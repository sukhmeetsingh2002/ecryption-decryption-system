==> flow/design.v <==
module Decrypter (Clk,data_to_be_decrypt,output_decrypted);
    input Clk;
    input [77:0] data_to_be_decrypt;
    output [59:0] output_decrypted;
    reg [59:0] output_decrypted;
    wire [59:0] output_decrypted_INTERNAL_1;
    wire [59:0] output_decrypted_INTERNAL_2;
    wire [59:0] output_decrypted_INTERNAL_3;
    wire [59:0] output_decrypted_INTERNAL_4;
    decrypt_function_1 FNC1(.Clk(Clk),.data_1(data_to_be_decrypt),.outDec(output_decrypted_INTERNAL_1));
    decrypt_function_2 FNC2(.Clk(Clk),.data_1(data_to_be_decrypt),.outDec(output_decrypted_INTERNAL_2));
    decrypt_function_3 FNC3(.Clk(Clk),.data_1(data_to_be_decrypt),.outDec(output_decrypted_INTERNAL_3));
    decrypt_function_4 FNC4(.Clk(Clk),.data_1(data_to_be_decrypt),.outDec(output_decrypted_INTERNAL_4));
    reg [5:0]rand_6;
    always @(*) begin
        rand_6=data_to_be_decrypt[5:0];
    end
    always @(posedge Clk) 
    begin    
        if(rand_6<16)
            output_decrypted=output_decrypted_INTERNAL_1;
        else if(rand_6<32)
            output_decrypted=output_decrypted_INTERNAL_2;
        else if(rand_6<48)
            output_decrypted=output_decrypted_INTERNAL_3;
        else if(rand_6<64)
            output_decrypted=output_decrypted_INTERNAL_4;
    end
endmodule
module decrypt_function_1 (Clk,data_1,outDec);
    input Clk;
    input [77:0]data_1;
    reg  [10:0]rand_9;
    output [59:0]outDec;
    reg [59:0]outDec;
    reg [59:0]b;
    reg [60:0]y;
    reg [60:0]x;
    always @(posedge Clk) begin
        rand_9=data_1[16:6];
        b[10:0]=rand_9;
        b[21:11]=~rand_9;
        b[32:22]=~rand_9;
        b[43:33]=rand_9;
        b[54:44]=~rand_9;
        b[59:55]=rand_9[4:0];
        y=data_1[77:17];
        x=y-b;
        outDec=x[59:0];
    end
endmodule
module decrypt_function_2 (Clk,data_1,outDec);
    input Clk;
    input [77:0]data_1;
    reg  [10:0]rand_9;
    output [59:0]outDec;
    reg [59:0]outDec;
    reg [59:0]b;
    reg [60:0]y;
    reg [60:0]x;
    always @(posedge Clk) begin
        rand_9=data_1[77:67];
        b[10:0]=rand_9;
        b[21:11]=rand_9;
        b[32:22]=~rand_9;
        b[43:33]=~rand_9;
        b[54:44]=rand_9;
        b[59:55]=rand_9[4:0];
        y=data_1[66:6];
        x=y-b;
        outDec=x[59:0];
    end
endmodule
module decrypt_function_3 (Clk,data_1,outDec);
    input Clk;
    input [77:0]data_1;
    reg  [10:0]rand_9;
    output [59:0]outDec;
    reg [59:0]outDec;
    reg [59:0]b;
    reg [60:0]y;
    reg [60:0]x;
    always @(posedge Clk) begin
        rand_9=data_1[16:6];
        b[10:0]=~rand_9;
        b[21:11]=rand_9;
        b[32:22]=rand_9;
        b[43:33]=~rand_9;
        b[54:44]=rand_9;
        b[59:55]=rand_9[4:0];
        y=data_1[77:17];
        x=y-b;
        outDec=x[59:0];
    end
endmodule
module decrypt_function_4 (Clk,data_1,outDec);
    input Clk;
    input [77:0]data_1;
    reg  [10:0]rand_9;
    output [59:0]outDec;
    reg [59:0]outDec;
    reg [59:0]b;
    reg [60:0]y;
    reg [60:0]x;
    always @(posedge Clk) begin
        rand_9=data_1[77:67];
        b[10:0]=rand_9;
        b[21:11]=~rand_9;
        b[32:22]=~rand_9;
        b[43:33]=rand_9;
        b[54:44]=~rand_9;
        b[59:55]=rand_9[4:0];
        y=data_1[66:6];
        x=y-b;
        outDec=x[59:0];
    end
endmodule
Tool chain data of Decrypter
Tool output for the design above, in the order of the flow.
Line numbers count from 1 in the design file above.
Operators: Yosys type, input widths -> output width; for muxes data width and select width s.
Library cell names are shortened.
{"block": "design", "design": "Decrypter", "clk_port": "Clk", "lib": "sky130hd", "pvt_corner": "tt_025C_1v80"}

After elaboration
Counts by Yosys on the flattened word-level netlist (proc, flatten, opt, wreduce; memories kept). Register bits leave out memories and registers merged into their read ports (data or address). Print and check cells are left out. Cells with the same type and inputs are merged into one.
{"block": "bits", "wordCells": 20, "out_inout_bits": 60, "register_bits": 300, "in_bits": 79}
{"block": "classes", "add_sub_neg": 4, "compare": 4, "logic": 2, "reduce_logical": 1, "n_mux": 4}
{"block": "ops", "op": "$sub 60x60->60", "count": 4}
{"block": "ops", "op": "$mux 60", "count": 4}
{"block": "ops", "op": "$not 11->11", "count": 2}
{"block": "ops", "op": "$lt 6x6->1 const B", "count": 2}
{"block": "ops", "op": "$lt 6x7->1 const B", "count": 1}
{"block": "ops", "op": "$lt 6x5->1 const B", "count": 1}
{"block": "ops", "op": "$reduce_bool 4->1", "count": 1}

Depth
Depth = most cells in a row (Yosys ltp): at word level without a register or memory, in the mapped netlist without a sequential cell, where the memories' decode and read muxes count.
{"block": "depth", "word_depth": 5, "ABC_AREA": 1, "ltp_mapped": 18}

After synthesis
Yosys stat after the flow's synthesis: flattened, memories mapped to cells. It holds for the ABC_AREA given above (unset counts as 0); a run with the other value may have another netlist.
Totals and module areas in this step are rounded.
{"block": "types", "type": "nand2_1", "count": 2014, "type_area_um2": 7559.75}
{"block": "types", "type": "dfxtp_1", "count": 289, "type_area_um2": 5.79E+03}
{"block": "types", "type": "inv_1", "count": 967, "type_area_um2": 3.63E+03}
{"block": "types", "type": "ha_1", "count": 206, "type_area_um2": 2.58E+03}
{"block": "types", "type": "nand3_1", "count": 346, "type_area_um2": 1.73E+03}
{"block": "types", "type": "nor2_1", "count": 454, "type_area_um2": 1.7E+03}
{"block": "types", "type": "a21oi_1", "count": 193, "type_area_um2": 965.926}
{"block": "types", "type": "xor2_1", "count": 109, "type_area_um2": 954.666}
{"block": "types", "type": "buf_2", "count": 72, "type_area_um2": 360.346}
{"block": "types", "type": "o21ai_0", "count": 68, "type_area_um2": 340.326}
{"block": "types", "type": "nand4_1", "count": 46, "type_area_um2": 287.776}
{"block": "types", "type": "o21bai_1", "count": 33, "type_area_um2": 247.738}
{"block": "types", "type": "nor3_1", "count": 34, "type_area_um2": 170.163}
{"block": "types", "type": "xnor2_1", "count": 19, "type_area_um2": 166.41}
{"block": "types", "type": "clkbuf_1", "count": 34, "type_area_um2": 127.622}
{"block": "types", "type": "nand3b_1", "count": 12, "type_area_um2": 90.086}
{"block": "types", "type": "a22oi_1", "count": 11, "type_area_um2": 82.579}
{"block": "types", "type": "fa_1", "count": 3, "type_area_um2": 60.058}
Other cell types: 14; their cells: 59.
{"block": "synth_totals", "area_um2": 27220, "ffs": 289, "cell_count": 4969}

Timing after synthesis
Path of least setup slack by OpenSTA after synthesis, without wires, with an ideal clock, recovery checks aside; 20% of the period is set as input and as output delay. Where synthesis merged equal registers, the netlist keeps one of their names.
{"block": "synth_path", "kind": "input port to flip-flop", "start": "input port data_to_be_decrypt[6]", "end": "register FNC4.outDec[56]", "setup_time_ps": 112, "path_stages": 13, "arrival_ps": 2472, "setup_slack_ps": 1646, "required_ps": 4118, "t_first_pin_ps": 846, "delay_ps": 1738, "clock_period_ps": 4230, "input_delay_ps": 846, "synth_period_reached_ps": 2584}
"delay_ps" is the arrival time less input delay plus setup time.
"path_stages": output pins that drive a net of the path, with the launching flip-flop's if there is one; two outputs of one cell count as two.
"synth_period_reached_ps" = period - worst setup slack (recovery checks aside). The figure is calculated, with input and output delays left at 20% of the set period.
Between the ends stands the longest chain of elaborated cells between them, by number of cells; it is not shown to be the way that was timed. Of several equally long chains one is given.
Each line given opens the expression or statement behind the cell; cells for indexed reads and writes are added by Yosys, which also makes memories of some case tables.
{"block": "synth_via", "cell_sequence": "inv_1 > ha_1 > fa_1 > inv_1 > nand3_1 > nand3_1 > nand2_1 > nand2_1 > nand3_1 > nand3_1 > nand2_1 > nand3_1 > nand2_1", "elab_chain_len": 1, "cone_cells": 1, "lines_between": 1}
{"block": "synth_rtl", "item": "from (decl)", "line": 3, "rtl": "input [77:0] data_to_be_decrypt;"}
{"block": "synth_rtl", "item": "$sub 60x60->60", "line": 114, "rtl": "x=y-b;"}
{"block": "synth_rtl", "item": "to (assign)", "line": 115, "rtl": "outDec=x[59:0];"}
{"block": "synth_rtl", "item": "to (decl)", "line": 100, "rtl": "output [59:0]outDec;"}

Worst path after layout
From the final timing report of run A: the path of least setup slack in the routed layout; clock arrival at registers is part of the times.
The path's times are printed in steps of 10 ps; the period is the one set.
{"block": "layout_path", "kind": "input port to flip-flop", "start": "input port data_to_be_decrypt[15]", "end": "register FNC1.outDec[27]", "input_delay_ps": 680, "clock_period_ps": 3380, "arrival_ps": 2930, "setup_time_ps": 150, "setup_slack_ps": 850, "t_first_pin_ps": 680, "path_stages": 13, "required_ps": 3790}
Between the ends stands the longest chain of elaborated cells between them, by number of cells; it is not shown to be the way that was timed. Of several equally long chains one is given.
{"block": "layout_via", "cell_sequence": "buf_12 > clkinvlp_4 > buf_4 > ha_1 > buf_6 > o21bai_2 > nand2_1 > nand2_1 > nand2_1 > nand2_1 > inv_1 > nand3_4 > xor2_1", "elab_chain_len": 2, "cone_cells": 2}
{"block": "layout_rtl", "item": "from (decl)", "line": 3, "rtl": "input [77:0] data_to_be_decrypt;"}
{"block": "layout_rtl", "item": "$not 11->11", "line": 42, "rtl": "b[21:11]=~rand_9;"}
{"block": "layout_rtl", "item": "$sub 60x60->60", "line": 48, "rtl": "x=y-b;"}
{"block": "layout_rtl", "item": "to (assign)", "line": 49, "rtl": "outDec=x[59:0];"}
{"block": "layout_rtl", "item": "to (decl)", "line": 34, "rtl": "output [59:0]outDec;"}

Subject: flow runs of Decrypter

Hi,

Measured data: module Decrypter, platform sky130hd, 2 stored runs of the flow under differing settings, order arbitrary. Input and output delays are each 20% of the period that was set; the output load is 0.01 pF.
"worst_path_time_ps" = time allowed to the worst setup path (clock period - input delay - output delay, where it has them) - its slack; a late launch clock adds to it, a late capture clock takes from it.
"totalPower_uw" rests on the timing tool's default activity at the inputs, not on a simulated workload.
"worst_path_time_ps" is given in steps of 10 ps.
The results are shown rounded.

{"run": "run A", "settings": { "period_ns": 3.38, "CORE_UTILIZATION": 26, "SETUP_SLACK_MARGIN": 0.89, "PLACE_DENSITY": 0.47, "HOLD_SLACK_MARGIN": 0.05, "CORE_ASPECT_RATIO": 1.4, "CORE_MARGIN": 8, "CELL_PAD_IN_SITES_GLOBAL_PLACEMENT": 2, "CELL_PAD_IN_SITES_DETAIL_PLACEMENT": 1, "ABC_AREA": 1, "GPL_TIMING_DRIVEN": 0, "CAP_MARGIN": 25, "SLEW_MARGIN": 20 }, "results": { "fin_ws_ps": 855, "die_um2": 115400, "totalPower_uw": 14870, "setupTns_ps": 0, "finish.utilization_pct": 35.3, "worst_hold_slack_ps": 450, "worst_path_time_ps": 1850, "worst_setup_path_type": "input port to flip-flop", "post_synth_area_um2": 27220 }}
{"run": "run B", "settings": { "period_ns": 4.28, "CORE_UTILIZATION": 60, "SETUP_SLACK_MARGIN": 1.22, "CORE_ASPECT_RATIO": 1.91, "TNS_END_PERCENT": 80, "GPL_TIMING_DRIVEN": 0, "GPL_ROUTABILITY_DRIVEN": 0, "CTS_CLUSTER_SIZE": 77, "CAP_MARGIN": 30, "CORE_MARGIN": 2, "SLEW_MARGIN": 20 }, "outcome": "unfinished; error GRT-0116 in routing"}

Regards
