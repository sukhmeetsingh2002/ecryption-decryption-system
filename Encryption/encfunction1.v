==> flow/design.v <==
module encrypt_function_1 (Clk,data_1,outEnc,rand_11,rand_6);
    input Clk;
    input [59:0]data_1;
    input [10:0]rand_11;
    input [5:0]rand_6;
    output [77:0]outEnc;
    reg [77:0]outEnc;
    reg [59:0]b;
    reg [60:0]x;
    always @(posedge Clk) begin
        b[10:0]=rand_11;
        b[21:11]=~rand_11;
        b[32:22]=~rand_11;
        b[43:33]=rand_11;
        b[54:44]=~rand_11;
        b[59:55]=rand_11[4:0];
        x=data_1+b;
        outEnc[77:17]=x;
        outEnc[16:6]=rand_11;
        outEnc[5:0]=rand_6;
    end
endmodule
Step by step through the tools: encrypt_function_1
Tool output for the design above, in the order of the flow.
Line numbers count from 1 in the design file above.
Operators: Yosys type, input widths -> output width; for muxes data width and select width s.
Library cell names are shortened.
{"block": "setup", "design": "encrypt_function_1", "clock_port": "Clk", "lib": "sky130hd", "pvt_corner": "tt_025C_1v80"}

Word-level counts
Source: Yosys, flattened and elaborated, memories not mapped. Widths are those after wreduce; folded enables and synchronous resets count as part of the registers. Registers that Yosys merges into a memory's read port (data or address) are not register bits. Print and check cells do not count. Equal cells are merged and count once.
{"block": "op_classes", "n_addsub": 1, "n_logic": 1}
{"block": "ops", "operator": "$add 60x60->61", "n": 1}
{"block": "ops", "operator": "$not 11->11", "n": 1}
{"block": "bits", "register_bits": 78, "inputBits": 78, "out_inout_bits": 78, "elab_cells": 3}

Depth
Yosys ltp: most cells in a row. Word level: on the elaborated netlist, between registers, memories and ports. Mapped: between sequential cells and ports; inverters and the memories' decode and read muxes count.
{"block": "depth", "word_depth": 2, "abc_area": 0, "depth_mapped": 12, "mapped_depth_nobuf": 11}

Netlist
Source: synth_stat.txt of the flow (Yosys; design flattened, memories mapped). It holds for the ABC_AREA given above (unset counts as 0); a run with the other value may have another netlist.
The area totals of this step are shown rounded.
{"block": "synth_totals", "stdcells": 578, "yosys_area_um2": 4960, "flip_flops": 78, "n_buf": 18}
{"block": "by_type", "cell": "dfxtp_1", "n": 78}
{"block": "by_type", "cell": "ha_1", "n": 60}
{"block": "by_type", "cell": "a21oi_1", "n": 69}
{"block": "by_type", "cell": "xnor2_1", "n": 31}
{"block": "by_type", "cell": "xor2_1", "n": 26}
{"block": "by_type", "cell": "nand2_1", "n": 52}
{"block": "by_type", "cell": "o21ai_0", "n": 35}
{"block": "by_type", "cell": "a21o_1", "n": 17}
{"block": "by_type", "cell": "nor2_1", "n": 30}
{"block": "by_type", "cell": "nand4_1", "n": 17}
{"block": "by_type", "cell": "o21bai_1", "n": 12}
{"block": "by_type", "cell": "inv_1", "n": 23}
{"block": "by_type", "cell": "nand3_1", "n": 14}
{"block": "by_type", "cell": "clkbuf_1", "n": 13}
{"block": "by_type", "cell": "o211ai_1", "n": 6}
{"block": "by_type", "cell": "and3_1", "n": 7}
{"block": "by_type", "cell": "nor3_1", "n": 8}
{"block": "by_type", "cell": "a31oi_1", "n": 6}
Not listed: further types 41, cells in them 74.

Worst setup path after synthesis
OpenSTA on the mapped netlist: ideal clock, no wires. The path of least setup slack (recovery checks aside). Input and output delay are each 20% of the period. Register names are those of the netlist, which keeps one name where synthesis merged equal registers.
{"block": "synth_path", "kind": "input to register", "start": "input port data_1[37]", "end": "register outEnc[77]", "clock_period_ns": 4.14, "setup_ns": 0.122, "t_arrival_ns": 3.087, "path_slack_ns": 0.931, "path_delay_ns": 2.381, "path_stages": 11, "path_buffers": 1, "period_less_setup_slack_ns": 3.209}
"path_delay_ns" = arrival - input delay + setup time.
"path_stages" counts driving pins, that of a launching flip-flop among them; a cell with two outputs on the path counts twice.
"period_less_setup_slack_ns" is the clock period less the worst setup slack; recovery checks do not enter. This is arithmetic on one report: input and output delays are still those of the set period (20% each).
Between the ends stands the longest chain of elaborated cells between them, by number of cells; it is not shown to be the way that was timed. Of several equally long chains one is given.
A line is the first line of the expression or statement that the cell stems from. Yosys adds cells for indexed reads and writes and turns some case tables into memories.
{"block": "synth_via", "path_cell_list": "ha_1 -> clkbuf_1 -> a21oi_1 -> o21ai_1 -> a41oi_1 -> nor2_1 -> a211oi_1 -> o41ai_4 -> a41oi_2 -> nor3_1 -> a311o_1", "elab_chain_cells": 1, "cone_cells": 1, "lines_between": 1, "classes_between": "add/sub: 1"}
{"block": "synth_rtl", "element": "from (decl)", "line_no": 3, "text": "input [59:0]data_1;"}
{"block": "synth_rtl", "element": "$add 60x60->61", "line_no": 17, "text": "x=data_1+b;"}
{"block": "synth_rtl", "element": "to (assign)", "line_no": 18, "text": "outEnc[77:17]=x;"}
{"block": "synth_rtl", "element": "to (decl)", "line_no": 6, "text": "output [77:0]outEnc;"}

Path in the finished layout
Path of least setup slack in the final report of run 1 (OpenROAD, finished layout, wires in). Where an end is a register, its clock arrival counts in the times.
{"block": "layout_path", "kind": "input to register", "start": "input port rand_11[4]", "end": "register outEnc[55]", "clock_period_ns": 3.68, "setup_ns": 0.11, "t_arrival_ns": 3.79, "path_slack_ns": 0.12, "path_stages": 13, "path_buffers": 2}
Between the ends stands the longest chain of elaborated cells between them, by number of cells; it is not shown to be the way that was timed. Of several equally long chains one is given.
{"block": "layout_via", "path_cell_list": "clkdlybuf4s50_1 -> inv_1 -> ha_2 -> a21oi_1 -> o21a_1 -> o31ai_2 -> a221oi_1 -> o31a_1 -> buf_4 -> o21ba_2 -> o31ai_2 -> a21oi_1 -> xnor2_1", "elab_chain_cells": 2, "cone_cells": 2, "classes_between": "add/sub: 1; logic: 1"}
{"block": "layout_rtl", "element": "from (decl)", "line_no": 4, "text": "input [10:0]rand_11;"}
{"block": "layout_rtl", "element": "$not 11->11", "line_no": 12, "text": "b[21:11]=~rand_11;"}
{"block": "layout_rtl", "element": "$add 60x60->61", "line_no": 17, "text": "x=data_1+b;"}
{"block": "layout_rtl", "element": "to (assign)", "line_no": 18, "text": "outEnc[77:17]=x;"}
{"block": "layout_rtl", "element": "to (decl)", "line_no": 6, "text": "output [77:0]outEnc;"}

==> runs of encrypt_function_1 <==
Module encrypt_function_1, platform sky130hd: 2 stored runs of the flow (Yosys, OpenROAD) with differing settings, in no particular order. Input and output delays are each 20% of the period that was set; the output load is 0.01 pF.
"achieved_clock_period_ns" is the run's clock period less its worst setup slack. It is reckoned from that one timing run; input and output delays stay at 20% of the period that was set.
"final_power_uw" rests on the timing tool's default activity at the inputs, not on a simulated workload.
The results are shown rounded.

{"run": "run 1", "settings": { "period_ns": 3.68, "CORE_UTILIZATION": 32, "CAP_MARGIN": 20, "CORE_MARGIN": 2, "SLEW_MARGIN": 20 }, "results": { "synthArea_um2": 4960, "die_footprint_um2": 16500, "stdcell_area_um2": 8420, "util_frac": 0.554, "fin_ws_ns": 0.122, "timing.setup.tns_ns": 0.000, "fin_hold_ws_ns": 0.780, "final_power_uw": 3510, "achieved_clock_period_ns": 3.558 }}
{"run": "run 2", "settings": { "period_ns": 5.1, "CORE_UTILIZATION": 41, "CORE_ASPECT_RATIO": 1.26, "CELL_PAD_IN_SITES_GLOBAL_PLACEMENT": 0, "TNS_END_PERCENT": 60, "CTS_CLUSTER_DIAMETER": 314, "CAP_MARGIN": 35, "MIN_ROUTING_LAYER": "met2", "MAX_ROUTING_LAYER": "met5", "CORE_MARGIN": 2, "SLEW_MARGIN": 20 }, "results": { "synthArea_um2": 4960, "die_footprint_um2": 13000, "stdcell_area_um2": 7010, "util_frac": 0.588, "fin_ws_ns": 0.572, "timing.setup.tns_ns": 0.000, "fin_hold_ws_ns": 1.12, "final_power_uw": 2300, "achieved_clock_period_ns": 4.528 }}
